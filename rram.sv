==> flow/design.v <==
interface golden_inter_ref(clk);
    input logic clk;
    logic MISO_gold,MOSI_gold,SS_n_gold,rst_n_gold;
    modport GOLDEN (
    input MOSI_gold,SS_n_gold,rst_n_gold,clk,
    output MISO_gold
    );
endinterface
interface spi_inter(clk);
    input clk;
    logic MISO,MOSI,SS_n,rst_n;
    modport DUT (
    input MOSI,rst_n,SS_n,clk,
    output MISO
    );
endinterface
module rram (din,clk,rst_n,rx_valid,dout,tx_valid);
parameter MEM_DEPTH=256;
parameter ADDR_SIZE = 8;
input [9:0] din;
input clk,rst_n,rx_valid;
output [7:0] dout;
output tx_valid;
reg [7:0] dout_tmp; 
reg tx_valid_tmp;
reg [ADDR_SIZE-1:0] address_holder;
reg [7:0] mem [MEM_DEPTH-1:0];
always @(posedge clk or negedge rst_n) begin
    if(!rst_n) begin
        dout_tmp<=0;
        tx_valid_tmp<=0;
    end
    else begin if(rx_valid) begin case (din[9:8])
        2'b00:begin
            address_holder<=din[7:0];
        end
        2'b01:begin
          mem [address_holder]<=din[7:0];  
        end
        2'b10:begin
            address_holder<=din [7:0];
        end
        2'b11:begin
            dout_tmp<=mem[address_holder];
            tx_valid_tmp<=1;
        end
    endcase
    end
end  
end
assign dout=dout_tmp;
assign tx_valid=tx_valid_tmp;
endmodule 
======== Step by step through the tools: rram ========
The steps from the RTL of rram to its reports follow in flow order.
Line numbers count from 1 in the design file above.
Cell names lack the library's common part.
Not given: --
design
  design top .............................. rram
  clock ................................... clk
  cell library ............................ sky130hd
  timing corner ........................... tt_025C_1v80

======== Word-level counts ========
Source: Yosys, flattened and elaborated. Widths are those after wreduce. Registers that Yosys merges into a memory's read port (data or address) are not register bits. Print and check cells do not count. Equal cells are merged and count once.
operators by class
  eq/ne operators ......................... 258
  reduce/logical cells .................... 261
  muxes and demuxes ....................... 1
operators with widths
  operator                                count
  case mux 8 bit (select 256 bit)         1
  AND reduction 4 bit                     256
  == test 8 bit with constant B           128
  == test 8 x 7 -> 1 bit with constant B  64
  == test 8 x 6 -> 1 bit with constant B  32
  == test 8 x 5 -> 1 bit with constant B  16
  == test 8 x 4 -> 1 bit with constant B  8
  == test 8 x 3 -> 1 bit with constant B  4
  == test 8 x 2 -> 1 bit with constant B  2
  == test 8 x 1 -> 1 bit with constant B  1
  logical NOT 8 bit                       1
  == test 2 bit with constant B           2
  AND reduction 3 bit                     1
  == test 2 x 1 -> 1 bit with constant B  1
  logical NOT 2 bit                       1
  AND reduction 2 bit                     1
  OR reduction 2 bit                      1
word-level totals
  bits in registers ....................... 2065
  cells after elaboration ................. 779
  output and inout bits ................... 9

======== Depth ========
Depth = most cells in a row (Yosys ltp): at word level without a register or memory, in the mapped netlist without a sequential cell, where the memories' decode and read muxes count.
depth
  word-level depth ........................ 3
  ABC_AREA ................................ 0
  depth in mapped cells ................... 13
  gate-level depth less buffers ........... 8

======== Synthesis result ========
Source: synth_stat.txt of the flow (Yosys; design flattened, memories mapped). It holds for the ABC_AREA given above (unset counts as 0); a run with the other value may have another netlist.
cells by type
  cell      count  area in all (µm²)
  edfxtp_1  2056   6.17E+04
  a22oi_1   586    4.4E+03
  a32oi_1   149    1.31E+03
  nor2_1    336    1261.21
  o22ai_1   171    1.07E+03
  a22o_1    101    884.598
  a21oi_1   107    535.514
  nor3_1    95     475.456
  a221oi_1  54     472.954
  clkbuf_1  126    472.954
  buf_2     92     460.442
  nand2_1   121    454.186
  nand4_1   71     444.176
  nand3_1   75     375.36
  nor4_1    51     319.056
  buf_1     64     240.23
  dfrtp_1   9      225.216
  a222oi_1  21     210.202
Not listed: further types 44, cells in them 226.
synthesis totals
  mapped area ............................. 77311.6 µm²
  cells in the netlist .................... 4511
  flip-flops .............................. 2065

======== Path before layout ========
Source: OpenSTA report_checks on the synthesized netlist (no wires, ideal clock, input and output delay 20% of the period each), path of least setup slack; recovery checks are left aside. Register names are those of the netlist, which keeps one name where synthesis merged equal registers.
timing post-synthesis
  path kind ............................... reg2reg
  from .................................... register address_holder[0]
  to ...................................... register mem[56][0]
  delay of the path ....................... 2934 ps
  arrival time ............................ 2551 ps
  path buffers ............................ 4
  clock period ............................ 4550 ps
  path slack .............................. 1615 ps
  stages on the path ...................... 7
  period reached after synthesis .......... 2935 ps
"delay of the path" = arrival - input delay + setup time.
"stages on the path" counts driving pins, that of a launching flip-flop among them; a cell with two outputs on the path counts twice.
"period reached after synthesis" = period - worst setup slack (recovery checks aside). The figure is calculated, with input and output delays left at 20% of the set period.
The rows between start and end are the longest chain of elaborated cells between them; the timing report does not say that the signal goes this way. Where chains are equally long, one stands for them.
Each line given opens the expression or statement behind the cell; cells for indexed reads and writes are added by Yosys, which also makes memories of some case tables.
between the ends, post-synthesis
  cells stage by stage .................... edfxtp_1 -> or4b_2 -> clkbuf_1 -> clkbuf_1 -> clkbuf_1 -> buf_1 -> nor3_1
  length of the longest elaborated chain .. 2
  elaborated cells between the ends (all ways) .. 2
  those cells by class .................... eq/ne: 1; reduce/logical: 1
RTL lines, path post-synthesis
  item                    RTL line  text
  start, declared         26        reg [ADDR_SIZE-1:0] address_holder;
  start, assigned         35        address_holder<=din[7:0];
  start, assigned         41        address_holder<=din [7:0];
  == test 8 x 6 -> 1 bit  38        mem [address_holder]<=din[7:0];
  AND reduction 4 bit     --
  end, assigned           38
  end, declared           27        reg [7:0] mem [MEM_DEPTH-1:0];

======== Worst path after layout ========
Path of least setup slack in the final report of run 1 (OpenROAD, finished layout, wires in). Where an end is a register, its clock arrival counts in the times.
The path's times are printed in steps of 10 ps; the period is the one set.
timing after layout
  path kind ............................... reg2reg
  from .................................... register address_holder[3]
  to ...................................... register dout_tmp[7]
  path buffers ............................ 6
  arrival time ............................ 4560 ps
  stages on the path ...................... 15
  clock period ............................ 1870 ps
  path slack .............................. -1940 ps
The rows between start and end are the longest chain of elaborated cells between them; the timing report does not say that the signal goes this way. Where chains are equally long, one stands for them.
between the ends, after layout
  cells stage by stage .................... edfxtp_1 -> buf_6 -> or4b_4 -> buf_12 -> buf_12 -> nor2_4 -> buf_4 -> a22oi_2 -> nand4_1 -> buf_4 -> nor4_4 -> buf_4 -> nand4_1 -> nor2_1 -> a21oi_1
  length of the longest elaborated chain .. 2
  elaborated cells between the ends (all ways) .. 257
  those cells by class .................... eq/ne: 255; mux: 1; reduce/logical: 1
RTL lines, path after layout
  item                             RTL line  text
  start, declared                  26        reg [ADDR_SIZE-1:0] address_holder;
  start, assigned                  35        address_holder<=din[7:0];
  start, assigned                  41        address_holder<=din [7:0];
  == test 8 bit                    44        dout_tmp<=mem[address_holder];
  case mux 8 bit (select 256 bit)  44
  end, assigned                    30        dout_tmp<=0;
  end, assigned                    44
  end, declared                    24        reg [7:0] dout_tmp;

# Flow runs of rram

Record of 2 stored runs of the RTL-to-layout flow on rram, platform sky130hd. The runs are unordered. Constraints: input delay and output delay 20% of the set period each, output load 0.01 pF.
"reached clock period" = clock period - worst setup slack. The figure is calculated, with input and output delays left at 20% of the set period.

======== run 1 ========
==> flow/run.sh <==
#!/bin/bash
# the make line also repeats the synthesis and layout settings of config.mk as NAME=value (left out here)
make -C /OpenROAD-flow-scripts/flow DESIGN_CONFIG=/design/flow/config.mk WORK_HOME=/design/flow/orfs CLKGATE_MAP_FILE= finish
==> flow/config.mk <==
export PLATFORM = sky130hd
export DESIGN_NAME = rram
export DESIGN_NICKNAME = rram
export VERILOG_FILES = /design/flow/design.v
export SDC_FILE = /design/flow/constraint.sdc
export NUM_CORES = 4
export LEC_CHECK = 0
export CAP_MARGIN = 20
export CORE_MARGIN = 2
export CORE_UTILIZATION = 40
export SLEW_MARGIN = 20
==> flow/constraint.sdc <==
create_clock -name core_clock -period 1.87 [get_ports {clk}]
set_input_delay 0.3740 -clock core_clock [delete_from_list [all_inputs] [get_ports {clk}]]
set_output_delay 0.3740 -clock core_clock [all_outputs]
set_load 0.01 [all_outputs]

-------- measured, run 1 --------
  sum of negative setup slack ............. -1397660 ps
  reached clock period .................... 3812 ps
  final utilization ....................... 58.3 %
  chip area in the Yosys report ........... 77311.6 µm²
  die outline area ........................ 196812.0 µm²
  worst setup slack after layout .......... -1942 ps

======== run 2 ========
==> flow/run.sh <==
#!/bin/bash
# the make line also repeats the synthesis and layout settings of config.mk as NAME=value (left out here)
make -C /OpenROAD-flow-scripts/flow DESIGN_CONFIG=/design/flow/config.mk WORK_HOME=/design/flow/orfs CLKGATE_MAP_FILE= finish
==> flow/config.mk <==
export PLATFORM = sky130hd
export DESIGN_NAME = rram
export DESIGN_NICKNAME = rram
export VERILOG_FILES = /design/flow/design.v
export SDC_FILE = /design/flow/constraint.sdc
export NUM_CORES = 4
export LEC_CHECK = 0
export CAP_MARGIN = 5
export CELL_PAD_IN_SITES_GLOBAL_PLACEMENT = 1
export CORE_MARGIN = 9
export CORE_UTILIZATION = 60
export MAX_ROUTING_LAYER = met4
export PLACE_DENSITY = 0.87
export SLEW_MARGIN = 20
export TNS_END_PERCENT = 95
==> flow/constraint.sdc <==
create_clock -name core_clock -period 3.25 [get_ports {clk}]
set_input_delay 0.6500 -clock core_clock [delete_from_list [all_inputs] [get_ports {clk}]]
set_output_delay 0.6500 -clock core_clock [all_outputs]
set_load 0.01 [all_outputs]

-------- measured, run 2 --------
  sum of negative setup slack ............. -4379 ps
  reached clock period .................... 3681 ps
  final utilization ....................... 78.4 %
  chip area in the Yosys report ........... 77311.6 µm²
  die outline area ........................ 142099.0 µm²
  worst setup slack after layout .......... -431 ps
